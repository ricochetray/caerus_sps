==> flow/design.v <==
`timescale 1ns / 1ps
module pos_oneshot(
		input i_clk, i_reset,
				input_pulse,
		output reg oneshot
    );
parameter state0=0, state1=1, state2=2, state3=3;
reg [1:0] state = 0;
always@(state)
	if(state==state1) oneshot<=1;
	else oneshot<=0;
always @ (posedge i_clk)
	if( i_reset==0)	begin state <= 0;end 
	else
	case (state)
	0:	if (input_pulse==0) state<=state0; else state<=state1;
	1:	if (input_pulse==0) state<=state0; else state<=state3;
	2:	state<=state0;
	3:	if (input_pulse==0) state<=state0; else state<=state3;
	endcase
endmodule
`timescale 1ns / 1ps
module clk_en_sig  #(parameter DEFAULT_HALF_PERIOD = 22'd125000)(
input s_axi_aclk,s_axi_aresetn,
input [21:0] i_gpio_half_period,
input write_hp,
output reg clk_en_sig
    );
    reg [21:0] divisor = 0;
    reg [21:0] count = 0;
pos_oneshot write_hp_os(
     .i_clk(s_axi_aclk),.i_reset(s_axi_aresetn),
                    .input_pulse(write_hp),
            .oneshot(write_os)
        );
    always @(posedge s_axi_aclk)
    begin
        if(s_axi_aresetn == 1'b0) 
            begin
                count <= 1'b0;
                clk_en_sig <= 1'b0;
                divisor <=DEFAULT_HALF_PERIOD;
            end
            else if (write_os == 1'b1)
            begin
                divisor <= i_gpio_half_period;
                count <= 1'b0;
            end
            else if(count == divisor)
            begin
            count <= 1'b0;
            clk_en_sig <= 1'b1;
            end
            else begin count <= count + 1'b1; clk_en_sig = 1'b0; end
    end
endmodule
==> Step by step through the tools: clk_en_sig <==
What the tools print for clk_en_sig, step after step.
Line numbers count from 1 in the design file above.
Library cell names are shortened.
{ "design": {"top_module": "clk_en_sig", "clk_port": "s_axi_aclk", "cell_library": "sky130hd", "pvt_corner": "tt_025C_1v80"} }

==> Elaborated design <==
Yosys after proc, flatten, opt, wreduce and memory -nomap, before mapping. Enables and synchronous resets that opt folds into registers are not counted as muxes. Memory bits, and registers merged into a memory's read port (data or address), are not among the register bits. Print and check cells are not counted. Equal cells are merged and count once.
{ "bits": {"register_bits": 47, "in_bits": 25, "out_inout_bits": 1, "wordCells": 18} }
{ "op_classes": {"addsub": 1, "eq_ne": 4, "mux": 5, "logic": 1, "reduce_logical": 3} }
{ "op_table": {"columns": ["cell", "count"], "rows": [
  ["22-bit by 1-bit adder with 22-bit output (second input constant)", 1],
  ["22-bit equality test", 1],
  ["2-bit parallel mux with 3-bit select", 1],
  ["2-bit equality test (second input constant)", 2],
  ["3-bit OR reduction", 1],
  ["1-bit 2-to-1 mux", 3],
  ["2-bit by 1-bit equality test with 1-bit output (second input constant)", 1],
  ["2-bit zero test", 1],
  ["2-bit OR reduction", 1],
  ["2-bit 2-to-1 mux", 1],
  ["1-bit inverter", 1]
]} }

==> Logic depth <==
Yosys ltp: most cells in a row. Word level: on the elaborated netlist, between registers, memories and ports. Mapped: between sequential cells and ports; inverters and the memories' decode and read muxes count.
{ "depth": {"depth_word": 3, "abc_area": 0, "depth_mapped": 7, "mapped_depth_nobuf": 6} }

==> After synthesis <==
The flow's flattened synthesis, as Yosys stat reports it; memories are mapped. The netlist is that of the ABC_AREA named above (0 if unset); the other value can give another one.
Totals and module areas in this step are rounded.
{ "by_type": {"columns": ["type", "count"], "rows": [
  ["dfxtp_1", 47],
  ["xor2_1", 26],
  ["nand2_1", 52],
  ["xnor2_1", 16],
  ["a21boi_0", 15],
  ["nor2_1", 29],
  ["nand3_1", 15],
  ["nor3_2", 6],
  ["nor4_1", 5],
  ["clkbuf_1", 8],
  ["nand4_1", 4],
  ["nand4_2", 2],
  ["inv_1", 5],
  ["nor2_2", 3],
  ["buf_2", 3],
  ["ha_1", 1],
  ["buf_6", 1],
  ["or4_4", 1]
]} }
Not listed: further types 7, cells in them 8.
{ "mapped": {"mapped_cells": 247, "yosys_area_um2": 2110, "ff_cells": 47} }
The figures by module come from a second, unflattened synthesis with its own total; it is not the netlist above.
{ "unflattened": {"cells_unflattened": 218, "hier_area_um2": 2160} }
Each row is one instance without its submodules.
{ "by_module": {"columns": ["module", "n_inst", "n_cells", "area_um2", "seq_area_um2"], "rows": [
  ["clk_en_sig", 1, 211, 2090, 901],
  ["pos_oneshot", 1, 7, 63.8, 40.0]
]} }

==> Worst setup path after synthesis <==
Source: OpenSTA report_checks on the synthesized netlist (no wires, ideal clock, input and output delay 20% of the period each), path of least setup slack; recovery checks are left aside. Register names are those of the netlist, which keeps one name where synthesis merged equal registers.
{ "synth_timing": {"path_kind": "register to register", "start": "reg count[8]", "end": "reg count[21]", "period_ns": 2.1, "setup_ns": 0.122, "launch_ns": 0.000, "arrival_ns": 1.586, "setup_slack_ns": 0.392, "delay_ns": 1.708, "stages": 8, "path_buffers": 2, "period_less_setup_slack_ns": 1.708} }
"delay_ns" = arrival - input delay + setup time.
"stages" counts driving pins, that of a launching flip-flop among them; a cell with two outputs on the path counts twice.
"period_less_setup_slack_ns" = period - worst setup slack (recovery checks aside). The figure is calculated, with input and output delays left at 20% of the set period.
Between the ends stands the longest chain of elaborated cells between them, by number of cells; it is not shown to be the way that was timed. Of several equally long chains one is given.
A line is the first line of the expression or statement that the cell stems from. Yosys adds cells for indexed reads and writes and turns some case tables into memories.
A register here has more assigning lines than the two given.
{ "synth_between": {"path_cell_list": "dfxtp_1 > buf_2 > nand4_2 > or4_4 > buf_6 > nor3_2 > xnor2_1 > nor2_2", "elab_chain_len": 2} }
{ "synth_lines": {"columns": ["item", "line_no", "text"], "rows": [
  ["start: declaration", 30, "reg [21:0] count = 0;"],
  ["start: assignment", 40, "count <= 1'b0;"],
  ["start: assignment", 47, "count <= 1'b0;"],
  ["22-bit equality test", 49, "else if(count == divisor)"],
  ["3-bit OR reduction", null, null],
  ["end: assignment", 47, null],
  ["end: assignment", 51, "count <= 1'b0;"],
  ["end: declaration", 30, null]
]} }

==> Path in the finished layout <==
From the final timing report of stored run 1: the path of least setup slack in the routed layout; clock arrival at registers is part of the times.
{ "layout_timing": {"path_kind": "register to register", "start": "reg divisor[1]", "end": "reg count[7]", "period_ns": 1.73, "setup_ns": 0.10, "launch_ns": 0.30, "arrival_ns": 1.86, "setup_slack_ns": 0.06, "stages": 8, "path_buffers": 2} }
Between the ends stands the longest chain of elaborated cells between them, by number of cells; it is not shown to be the way that was timed. Of several equally long chains one is given.
A register here has more assigning lines than the two given.
{ "layout_between": {"path_cell_list": "dfxtp_2 > xor2_1 > nor4_2 > buf_4 > nand4_1 > o21bai_2 > buf_12 > nor2_1", "elab_chain_len": 2} }
{ "layout_lines": {"columns": ["item", "line_no", "text"], "rows": [
  ["start: declaration", 29, "reg [21:0] divisor = 0;"],
  ["start: assignment", 42, "divisor <=DEFAULT_HALF_PERIOD;"],
  ["start: assignment", 46, "divisor <= i_gpio_half_period;"],
  ["22-bit equality test", 49, "else if(count == divisor)"],
  ["3-bit OR reduction", null, null],
  ["end: assignment", 47, "count <= 1'b0;"],
  ["end: assignment", 51, "count <= 1'b0;"],
  ["end: declaration", 30, "reg [21:0] count = 0;"]
]} }

Measured results for clk_en_sig: 2 stored runs of the Yosys and OpenROAD flow on sky130hd. The settings differ; the order carries no meaning. The constraints put input and output delay at 20% of the set period each and load the outputs with 0.01 pF.
"period reached" = clock period - worst setup slack. The figure is calculated, with input and output delays left at 20% of the set period.
By "worst path time" is meant the share of the clock period that the worst setup path is allowed (20% is reserved at inputs, 20% at outputs), minus its slack. Clock arrival times at its registers enter into it.
"total design power": no workload was simulated; the value follows from the tool's default switching activity.
The measured numbers are rounded.

==> stored run 1: settings <==
{ "period_ns": 1.73, "SETUP_SLACK_MARGIN": 0.19, "CAP_MARGIN": 20, "CORE_MARGIN": 2, "CORE_UTILIZATION": 40, "SLEW_MARGIN": 20 }
==> stored run 1: results <==
area of the die: 5,870 um^2
setup total negative slack: 0.000 ns
period reached: 1.666 ns
setup slack of the worst path: 0.064 ns
utilization: 53.7%
total design power: 2,010 µW
worst path time: 1.67 ns
worst path kind: register to register
standard-cell area of the final layout: 2,750 um^2
lowest hold slack: 0.446 ns
synthesized cell area: 2,110 um^2

==> stored run 2: settings <==
{ "period_ns": 2.55, "CORE_UTILIZATION": 41, "PLACE_DENSITY_LB_ADDON": 0.28, "CORE_ASPECT_RATIO": 0.61, "CELL_PAD_IN_SITES_GLOBAL_PLACEMENT": 1, "SLEW_MARGIN": 20, "MIN_ROUTING_LAYER": "met2", "MAX_ROUTING_LAYER": "met5", "CAP_MARGIN": 20, "CORE_MARGIN": 2 }
==> stored run 2: results <==
area of the die: 5,760 um^2
setup total negative slack: 0.000 ns
period reached: 1.870 ns
setup slack of the worst path: 0.680 ns
utilization: 50.2%
total design power: 1,340 µW
worst path time: 1.87 ns
worst path kind: register to register
standard-cell area of the final layout: 2,500 um^2
lowest hold slack: 0.443 ns
synthesized cell area: 2,110 um^2
